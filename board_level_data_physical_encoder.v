==> flow/design.v <==
module board_level_data_physical_encoder(
        input clk,
        input rst,
        input empty,
        output rd,
        input valid,
        input frame_start,
        input frame_end,
        input [5:0] raw_data,
        output reg [7:0] encoded_data,
        input full
    );
    reg [7:0] last_encoded_data;
    reg last_full;
    assign rd = ~full;
    always @(posedge clk) begin
        if(rst) begin
            last_full <= 1'b0;
        end
        else begin
            last_full <= full;
        end
    end
    always @(posedge clk) begin
        if(rst) begin
            last_encoded_data <= 8'b0;
        end
        else begin
            last_encoded_data <= encoded_data;
        end
    end
    always @(*) begin
        if(!valid) begin
            encoded_data = last_full ? last_encoded_data : 8'b0;
        end
        else if(frame_start) begin
            encoded_data = 8'b00000001;
        end
        else if(frame_end) begin
            encoded_data = 8'b00000010;
        end
        else begin
            encoded_data = {raw_data, 2'b11};
        end
    end
endmodule  
## Tool chain data of board_level_data_physical_encoder

Tool output for the design above, in the order of the flow.
Line numbers count from 1 in the design file above.
Cell names lack the library's common part.
A cell with -- has no value.

- Design top: board_level_data_physical_encoder
- Clock port: clk
- Standard-cell library: sky130hd
- Corner: tt_025C_1v80

## Elaborated design

Yosys after proc, flatten, opt, wreduce and memory -nomap, before mapping. Enables and synchronous resets that opt folds into registers are not counted as muxes. Memory bits, and registers merged into a memory's read port (data or address), are not among the register bits. Print and check cells are not counted. Equal cells are merged and count once.

- Bits of input ports: 13
- Word-level cells: 7
- Register bits after elaboration: 9

- Mux-type cells: 4
- Bitwise gates (word level): 1

Operator list:

| cell | number |
|---|---|
| 8-bit two-way mux | 4 |
| 1-bit NOT | 1 |

## Logic depth

Depth = most cells in a row (Yosys ltp): at word level without a register or memory, in the mapped netlist without a sequential cell, where the memories' decode and read muxes count.

- Depth after elaboration: 3
- ABC_AREA: 1
- Mapped depth: 5
- Mapped depth without buffers: 4

## After synthesis

Source: synth_stat.txt of the flow (Yosys; design flattened, memories mapped). It holds for the ABC_AREA given above (unset counts as 0); a run with the other value may have another netlist.
The area totals of this step are shown rounded.

- Buffers: 2
- Cells in the netlist: 62
- Flip-flops: 9
- Mapped area: 432 um2
- Area of sequential cells: 180 um2

Cell types:

| cell type | number | area in all (um2) |
|---|---|---|
| dfxtp_1 | 9 | 180.173 |
| nand2_1 | 16 | 60.058 |
| inv_1 | 10 | 37.536 |
| nand3_1 | 7 | 35.034 |
| nor2_1 | 8 | 30.029 |
| a21oi_2 | 3 | 26.275 |
| a21oi_1 | 4 | 20.019 |
| nor2_8 | 1 | 20.019 |
| buf_2 | 2 | 10.01 |
| o21ai_2 | 1 | 8.758 |
| inv_2 | 1 | 3.754 |

## Timing after synthesis

OpenSTA on the mapped netlist: ideal clock, no wires. The path of least setup slack (recovery checks aside). Input and output delay are each 20% of the period. Register names are those of the netlist, which keeps one name where synthesis merged equal registers.

- Kind: register -> output
- Start point: register last_full
- End point: output port encoded_data[0]
- Delay of the path: 0.679 ns
- Launch time at the first pin: 0.000 ns
- Data required time: 0.864 ns
- Buffers on the path: 1
- Arrival: 0.679 ns
- Driving pins on the path: 6
- Period: 1.08 ns
- Setup slack: 0.185 ns
- Synthesis period reached: 0.895 ns

"delay of the path" is the arrival time less input delay plus setup time.
A path that ends at an output port has no setup time.
"driving pins on the path" counts driving pins, that of a launching flip-flop among them; a cell with two outputs on the path counts twice.
"synthesis period reached" is the clock period less the worst setup slack; recovery checks do not enter. This is arithmetic on one report: input and output delays are still those of the set period (20% each).
The rows between start and end are the longest chain of elaborated cells between them; the timing report does not say that the signal goes this way. Where chains are equally long, one stands for them.
A line is the first line of the expression or statement that the cell stems from. Yosys adds cells for indexed reads and writes and turns some case tables into memories.

- Cells stage by stage: dfxtp_1 buf_2 nand2_1 nand2_1 o21ai_2 inv_1
- Length of the longest elaborated chain: 2
- Elaborated cells between the ends (all ways): 2
- Source lines of those cells: 2
- Classes of those cells: 2 x mux

RTL lines, path post-synthesis:

| what | RTL line | source |
|---|---|---|
| from (decl) | 14 | `reg last_full;` |
| from (assign) | 18 | `last_full <= 1'b0;` |
| from (assign) | 21 | `last_full <= full;` |
| 8-bit two-way mux | 34 | `encoded_data = last_full ? last_encoded_data : 8'b0;` |
| 8-bit two-way mux | 33 | `if(!valid) begin` |
| to (decl) | 10 | `output reg [7:0] encoded_data,` |

## Timing after layout

From the final timing report of record 2: the path of least setup slack in the routed layout; clock arrival at registers is part of the times.

- Kind: input -> output
- Start point: input port frame_start
- End point: output port encoded_data[0]
- Setup slack: 0.05 ns
- Driving pins on the path: 6
- Launch time at the first pin: 0.29 ns
- Arrival: 1.13 ns
- Data required time: 1.18 ns
- Buffers on the path: 2
- Period: 1.47 ns

The rows between start and end are the longest chain of elaborated cells between them; the timing report does not say that the signal goes this way. Where chains are equally long, one stands for them.

- Cells stage by stage: clkdlybuf4s15_2 inv_1 nand2_2 o21ai_2 inv_1 dlygate4sd2_1
- Length of the longest elaborated chain: 2
- Elaborated cells between the ends (all ways): 2
- Source lines of those cells: 2
- Classes of those cells: 2 x mux

RTL lines, path after layout:

| what | RTL line | source |
|---|---|---|
| from (decl) | 7 | `input frame_start,` |
| 8-bit two-way mux | 36 | `else if(frame_start) begin` |
| 8-bit two-way mux | 33 | `if(!valid) begin` |
| to (decl) | 10 | `output reg [7:0] encoded_data,` |

# Flow runs of board_level_data_physical_encoder

Flow measurements of board_level_data_physical_encoder on sky130hd: 2 stored runs with different settings, listed in no order. Input and output delays are each 20% of the period that was set; the output load is 0.01 pF.
"clock period reached": clock period set for the run, less the worst setup slack. It is reckoned from that one timing run; input and output delays stay at 20% of the period that was set.
"critical setup path time" is the time allowed to the run's worst setup path (the clock period less input and output delay, where it has them) less its slack. Clock arrival times count: a late capture clock shortens it, a late launch clock lengthens it.
"total power of the final layout" is the tool's figure for a default switching activity; nothing was simulated.
Results are given in rounded form.

### Record 1

==> flow/run.sh <==
#!/bin/bash
# the make line also repeats the synthesis and layout settings of config.mk as NAME=value (left out here)
make -C /OpenROAD-flow-scripts/flow DESIGN_CONFIG=/design/flow/config.mk WORK_HOME=/design/flow/orfs CLKGATE_MAP_FILE= finish
==> flow/config.mk <==
export PLATFORM = sky130hd
export DESIGN_NAME = board_level_data_physical_encoder
export DESIGN_NICKNAME = board_level_data_physical_encoder
export VERILOG_FILES = /design/flow/design.v
export SDC_FILE = /design/flow/constraint.sdc
export NUM_CORES = 4
export LEC_CHECK = 0
export ABC_AREA = 1
export CAP_MARGIN = 20
export CELL_PAD_IN_SITES_GLOBAL_PLACEMENT = 3
export CORE_MARGIN = 2
export CORE_UTILIZATION = 51
export GPL_ROUTABILITY_DRIVEN = 0
export PLACE_DENSITY_LB_ADDON = 0.01
export SLEW_MARGIN = 20
==> flow/constraint.sdc <==
create_clock -name core_clock -period 1.2 [get_ports {clk}]
set_input_delay 0.2400 -clock core_clock [delete_from_list [all_inputs] [get_ports {clk}]]
set_output_delay 0.2400 -clock core_clock [all_outputs]
set_load 0.01 [all_outputs]

Outcome of record 1: unfinished; error PDN-0185 in floorplanning

### Record 2

==> flow/run.sh <==
#!/bin/bash
# the make line also repeats the synthesis and layout settings of config.mk as NAME=value (left out here)
make -C /OpenROAD-flow-scripts/flow DESIGN_CONFIG=/design/flow/config.mk WORK_HOME=/design/flow/orfs CLKGATE_MAP_FILE= finish
==> flow/config.mk <==
export PLATFORM = sky130hd
export DESIGN_NAME = board_level_data_physical_encoder
export DESIGN_NICKNAME = board_level_data_physical_encoder
export VERILOG_FILES = /design/flow/design.v
export SDC_FILE = /design/flow/constraint.sdc
export NUM_CORES = 4
export LEC_CHECK = 0
export ABC_AREA = 1
export CAP_MARGIN = 20
export CORE_ASPECT_RATIO = 1.44
export CORE_MARGIN = 2
export CORE_UTILIZATION = 32
export GPL_ROUTABILITY_DRIVEN = 1
export GPL_TIMING_DRIVEN = 1
export HOLD_SLACK_MARGIN = -0.04
export MAX_ROUTING_LAYER = met5
export PLACE_DENSITY_LB_ADDON = 0.15
export SLEW_MARGIN = 20
==> flow/constraint.sdc <==
create_clock -name core_clock -period 1.47 [get_ports {clk}]
set_input_delay 0.2940 -clock core_clock [delete_from_list [all_inputs] [get_ports {clk}]]
set_output_delay 0.2940 -clock core_clock [all_outputs]
set_load 0.01 [all_outputs]

Results of record 2:
- Setup slack of the worst path: 0.049 ns
- Total power of the final layout: 559 µW
- Clock period reached: 1.421 ns
- Chip area after synthesis (Yosys): 432 um2
- Lowest hold slack: 0.392 ns
- Standard-cell area after layout: 751 um2
- Critical setup path time: 0.83 ns
- Worst setup path kind: input -> output
- Overall die area: 1660 um2
